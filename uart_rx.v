==> flow/design.v <==
module uart_rx(
input  wire       clk          ,  
input  wire       resetn       ,  
input  wire       uart_rxd     ,  
input  wire       uart_rx_en   ,  
output wire       uart_rx_break,  
output wire       uart_rx_valid,  
output reg  [7:0] uart_rx_data    
);
parameter   BIT_RATE        = 9600;  
localparam  BIT_P           = 1000000000 * 1/BIT_RATE;  
parameter   CLK_HZ          =    100000000;
localparam  CLK_P           = 1000000000 * 1/CLK_HZ;  
parameter   PAYLOAD_BITS = 8;
parameter   STOP_BITS       = 1;
localparam       CYCLES_PER_BIT     = BIT_P / CLK_P;
localparam       COUNT_REG_LEN      = 1+$clog2(CYCLES_PER_BIT);
reg rxd_reg;
reg rxd_reg_0;
reg [PAYLOAD_BITS-1:0] recieved_data;
reg [COUNT_REG_LEN-1:0] cycle_counter;
reg [3:0] bit_counter;
reg bit_sample;
reg [2:0] fsm_state;
reg [2:0] n_fsm_state;
localparam FSM_IDLE = 0;
localparam FSM_START= 1;
localparam FSM_RECV = 2;
localparam FSM_STOP = 3;
assign uart_rx_break = uart_rx_valid && ~|recieved_data;
assign uart_rx_valid = fsm_state == FSM_STOP && n_fsm_state == FSM_IDLE;
always @(posedge clk) begin
    if(!resetn) begin
        uart_rx_data  <= {PAYLOAD_BITS{1'b0}};
    end else if (fsm_state == FSM_STOP) begin
        uart_rx_data  <= recieved_data;
    end
end
wire next_bit     = cycle_counter == CYCLES_PER_BIT || fsm_state == FSM_STOP &&  cycle_counter == CYCLES_PER_BIT/2;
wire payload_done = bit_counter  == PAYLOAD_BITS  ;
always @(*) begin : p_n_fsm_state
    case(fsm_state)
        FSM_IDLE : n_fsm_state = rxd_reg      ? FSM_IDLE : FSM_START;
        FSM_START: n_fsm_state = next_bit     ? FSM_RECV : FSM_START;
        FSM_RECV : n_fsm_state = payload_done ? FSM_STOP : FSM_RECV ;
        FSM_STOP : n_fsm_state = next_bit     ? FSM_IDLE : FSM_STOP ;
        default  : n_fsm_state = FSM_IDLE;
    endcase
end
integer i = 0;
always @(posedge clk) begin : p_recieved_data
    if(!resetn) begin
        recieved_data <= {PAYLOAD_BITS{1'b0}};
    end else if(fsm_state == FSM_IDLE             ) begin
        recieved_data <= {PAYLOAD_BITS{1'b0}};
    end else if(fsm_state == FSM_RECV && next_bit ) begin
        recieved_data[PAYLOAD_BITS-1] <= bit_sample;
        for ( i = PAYLOAD_BITS-2; i >= 0; i = i - 1) begin
            recieved_data[i] <= recieved_data[i+1];
        end
    end
end
always @(posedge clk) begin : p_bit_counter
    if(!resetn) begin
        bit_counter <= 4'b0;
    end else if(fsm_state != FSM_RECV) begin
        bit_counter <= {COUNT_REG_LEN{1'b0}};
    end else if(fsm_state == FSM_RECV && next_bit) begin
        bit_counter <= bit_counter + 1'b1;
    end
end
always @(posedge clk) begin : p_bit_sample
    if(!resetn) begin
        bit_sample <= 1'b0;
    end else if (cycle_counter == CYCLES_PER_BIT/2) begin
        bit_sample <= rxd_reg;
    end
end
always @(posedge clk) begin : p_cycle_counter
    if(!resetn) begin
        cycle_counter <= {COUNT_REG_LEN{1'b0}};
    end else if(next_bit) begin
        cycle_counter <= {COUNT_REG_LEN{1'b0}};
    end else if(fsm_state == FSM_START || 
                fsm_state == FSM_RECV  || 
                fsm_state == FSM_STOP   ) begin
        cycle_counter <= cycle_counter + 1'b1;
    end
end
always @(posedge clk) begin : p_fsm_state
    if(!resetn) begin
        fsm_state <= FSM_IDLE;
    end else begin
        fsm_state <= n_fsm_state;
    end
end
always @(posedge clk) begin : p_rxd_reg
    if(!resetn) begin
        rxd_reg     <= 1'b1;
        rxd_reg_0   <= 1'b1;
    end else if(uart_rx_en) begin
        rxd_reg     <= rxd_reg_0;
        rxd_reg_0   <= uart_rxd;
    end
end
endmodule
==> Step by step through the tools: uart_rx <==
What the tools print for uart_rx, step after step.
Lines are those of the file above, counted from 1.
Cell names lack the library's common part.
{ "setup": {"top": "uart_rx", "clk_port": "clk", "lib": "sky130hd", "corner": "tt_025C_1v80"} }

==> Elaborated design <==
Yosys after proc, flatten, opt, wreduce and memory -nomap, before mapping. Enables and synchronous resets that opt folds into registers are not counted as muxes. Memory bits, and registers merged into a memory's read port (data or address), are not among the register bits. Print and check cells are not counted. Equal cells are merged and count once.
{ "bits": {"reg_bits": 41, "in_bits": 4, "output_inout_bits": 10, "wordCells": 44} }
{ "classes": {"n_addsub": 2, "equal": 7, "mux": 5, "logic": 1, "reduce_and_logical": 14} }
{ "op_table": {"columns": ["op", "n"], "rows": [
  ["adder 15 x 1 -> 15 bit with constant B", 1],
  ["equality test 15 x 13 -> 1 bit with constant B", 1],
  ["equality test 15 x 14 -> 1 bit with constant B", 1],
  ["OR reduction 8 bit", 1],
  ["parallel mux 2 bit (select 4 bit)", 1],
  ["OR reduction 2 bit", 3],
  ["equality test 3 x 2 -> 1 bit with constant B", 2],
  ["zero test 3 bit", 2],
  ["logical AND 1 bit", 4],
  ["adder 4 x 1 -> 4 bit with constant B", 1],
  ["equality test 4 bit with constant B", 1],
  ["two-way mux 2 bit", 2],
  ["logical OR 1 bit", 3],
  ["equality test 3 x 1 -> 1 bit with constant B", 1],
  ["!= test 3 x 2 -> 1 bit with constant B", 1],
  ["two-way mux 1 bit", 2],
  ["NOT 1 bit", 1],
  ["zero test 1 bit", 1]
]} }

==> Longest topological paths <==
Yosys ltp: most cells in a row. Word level: on the elaborated netlist, between registers, memories and ports. Mapped: between sequential cells and ports; inverters and the memories' decode and read muxes count.
{ "logic_depth": {"word_depth": 8, "ABC_AREA": 1, "mapped_depth": 10, "mapped_depth_nobuf": 9} }

==> Synthesis result <==
Yosys stat after the flow's synthesis: flattened, memories mapped to cells. It holds for the ABC_AREA given above (unset counts as 0); a run with the other value may have another netlist.
{ "types": {"columns": ["cell_type", "n", "type_area_um2"], "rows": [
  ["dfxtp_1", 42, 840.806],
  ["nand3_1", 32, 160.154],
  ["nand2_1", 41, 153.898],
  ["nor2_1", 36, 135.13],
  ["a21oi_1", 22, 110.106],
  ["inv_1", 27, 101.347],
  ["xor2_1", 10, 87.584],
  ["nor2_2", 13, 81.328],
  ["o21ai_0", 12, 60.058],
  ["ha_1", 4, 50.048],
  ["nand2_4", 3, 33.782],
  ["nor3_1", 6, 30.029],
  ["nand2_2", 4, 25.024],
  ["nand4_1", 4, 25.024],
  ["buf_6", 2, 22.522],
  ["nor2_4", 2, 22.522],
  ["buf_12", 1, 20.019],
  ["inv_2", 5, 18.768]
]} }
Not listed: further types 10, cells in them 13.
{ "mapped": {"cell_count": 279, "area_mm2": 0.0020807, "ff_cells": 42} }

==> Path before layout <==
Path of least setup slack by OpenSTA after synthesis, without wires, with an ideal clock, recovery checks aside; 20% of the period is set as input and as output delay. Where synthesis merged equal registers, the netlist keeps one of their names.
{ "synth_path": {"kind": "register -> output", "start": "register cycle_counter[0]", "end": "output port uart_rx_break", "clock_period_ns": 2.27, "out_delay_ns": 0.454, "t_first_pin_ns": 0.000, "arrival_ns": 1.264, "required_ns": 1.816, "slack_ns": 0.552, "path_delay_ns": 1.264, "stages": 9, "path_buffers": 0, "period_less_setup_slack_ns": 1.718} }
"path_delay_ns" = arrival - input delay + setup time.
A path that ends at an output port has no setup time.
"stages": output pins that drive a net of the path, with the launching flip-flop's if there is one; two outputs of one cell count as two.
"period_less_setup_slack_ns" = period - worst setup slack (recovery checks aside). The figure is calculated, with input and output delays left at 20% of the set period.
Between the ends stands the longest chain of elaborated cells between them, by number of cells; it is not shown to be the way that was timed. Of several equally long chains one is given.
A line is the first line of the expression or statement that the cell stems from. Yosys adds cells for indexed reads and writes and turns some case tables into memories.
A register here has more assigning lines than the two given.
{ "synth_between": {"path_cell_list": "dfxtp_1 -> inv_1 -> ha_1 -> nand3_1 -> nor2_1 -> nand3_1 -> nand2_2 -> nand4_1 -> nor2_1", "elab_chain_len": 8} }
{ "synth_lines": {"columns": ["item", "line", "rtl"], "rows": [
  ["start, declared", 21, "reg [COUNT_REG_LEN-1:0] cycle_counter;"],
  ["start, assigned", 81, "cycle_counter <= {COUNT_REG_LEN{1'b0}};"],
  ["start, assigned", 87, "cycle_counter <= cycle_counter + 1'b1;"],
  ["equality test 15 x 13 -> 1 bit", 39, "wire next_bit     = cycle_counter == CYCLES_PER_BIT || fsm_state == FSM_STOP &&  cycle_counter == CYCLES_PER_B ..."],
  ["logical AND 1 bit", 39, null],
  ["logical OR 1 bit", 39, null],
  ["two-way mux 2 bit", 46, "FSM_STOP : n_fsm_state = next_bit     ? FSM_IDLE : FSM_STOP ;"],
  ["parallel mux 2 bit (select 4 bit)", 42, "case(fsm_state)"],
  ["zero test 3 bit", 31, "assign uart_rx_valid = fsm_state == FSM_STOP && n_fsm_state == FSM_IDLE;"],
  ["logical AND 1 bit", 31, null],
  ["logical AND 1 bit", 30, "assign uart_rx_break = uart_rx_valid && ~|recieved_data;"],
  ["end, declared", 6, "output wire       uart_rx_break,"]
]} }

==> Timing after layout <==
From the final timing report of job 1: the path of least setup slack in the routed layout; clock arrival at registers is part of the times.
{ "layout_path": {"kind": "register -> output", "start": "register cycle_counter[1]", "end": "output port uart_rx_break", "clock_period_ns": 2.37, "out_delay_ns": 0.47, "t_first_pin_ns": 0.30, "arrival_ns": 1.68, "required_ns": 1.90, "slack_ns": 0.22, "stages": 10, "path_buffers": 1} }
Between the ends stands the longest chain of elaborated cells between them, by number of cells; it is not shown to be the way that was timed. Of several equally long chains one is given.
A register here has more assigning lines than the two given.
{ "layout_between": {"path_cell_list": "dfxtp_2 -> inv_2 -> ha_4 -> nand3_1 -> nor2_2 -> nand3_1 -> nand2_2 -> nand4_1 -> nor2_1 -> buf_2", "elab_chain_len": 8} }
{ "layout_lines": {"columns": ["item", "line", "rtl"], "rows": [
  ["start, declared", 21, "reg [COUNT_REG_LEN-1:0] cycle_counter;"],
  ["start, assigned", 81, "cycle_counter <= {COUNT_REG_LEN{1'b0}};"],
  ["start, assigned", 87, "cycle_counter <= cycle_counter + 1'b1;"],
  ["equality test 15 x 13 -> 1 bit", 39, "wire next_bit     = cycle_counter == CYCLES_PER_BIT || fsm_state == FSM_STOP &&  cycle_counter == CYCLES_PER_B ..."],
  ["logical AND 1 bit", 39, null],
  ["logical OR 1 bit", 39, null],
  ["two-way mux 2 bit", 46, "FSM_STOP : n_fsm_state = next_bit     ? FSM_IDLE : FSM_STOP ;"],
  ["parallel mux 2 bit (select 4 bit)", 42, "case(fsm_state)"],
  ["zero test 3 bit", 31, "assign uart_rx_valid = fsm_state == FSM_STOP && n_fsm_state == FSM_IDLE;"],
  ["logical AND 1 bit", 31, null],
  ["logical AND 1 bit", 30, "assign uart_rx_break = uart_rx_valid && ~|recieved_data;"],
  ["end, declared", 6, "output wire       uart_rx_break,"]
]} }

Add stored flow runs of uart_rx

Record of 2 stored runs of the RTL-to-layout flow on uart_rx, platform sky130hd. The runs are unordered. Constraints: input delay and output delay 20% of the set period each, output load 0.01 pF.
"worst_path_ns" = time allowed to the worst setup path (clock period - input delay - output delay, where it has them) - its slack; a late launch clock adds to it, a late capture clock takes from it.
"power.total_uw" is the tool's figure for a default switching activity; nothing was simulated.
[
  {
    "run": "job 1",
    "settings": { "period_ns": 2.37, "CORE_UTILIZATION": 31, "CORE_MARGIN": 2, "ABC_AREA": 1, "GPL_TIMING_DRIVEN": 0, "GPL_ROUTABILITY_DRIVEN": 1, "CTS_CLUSTER_SIZE": 88, "CTS_CLUSTER_DIAMETER": 71, "CAP_MARGIN": 25, "MIN_ROUTING_LAYER": "met1", "SLEW_MARGIN": 20 },
    "results": { "synth_area_mm2": 0.0020807, "final_die_area_mm2": 0.0073831, "stdcell_area_mm2": 0.0024148, "fin_ws_ns": 0.218, "setupTns_ns": 0.000, "power.total_uw": 1252, "worst_path_ns": 1.68, "worstPathKind": "register -> output" }
  },
  {
    "run": "job 2",
    "settings": { "period_ns": 1.84, "CORE_UTILIZATION": 47, "PLACE_DENSITY_LB_ADDON": 0.17, "GPL_ROUTABILITY_DRIVEN": 1, "CTS_CLUSTER_SIZE": 91, "SLEW_MARGIN": 10, "MIN_ROUTING_LAYER": "met2", "MAX_ROUTING_LAYER": "met4", "CAP_MARGIN": 20, "CORE_MARGIN": 2 },
    "results": { "synth_area_mm2": 0.0019106, "final_die_area_mm2": 0.0045907, "stdcell_area_mm2": 0.0025625, "fin_ws_ns": -0.292, "setupTns_ns": -0.456, "power.total_uw": 1742, "worst_path_ns": 1.76, "worstPathKind": "register -> output" }
  }
]
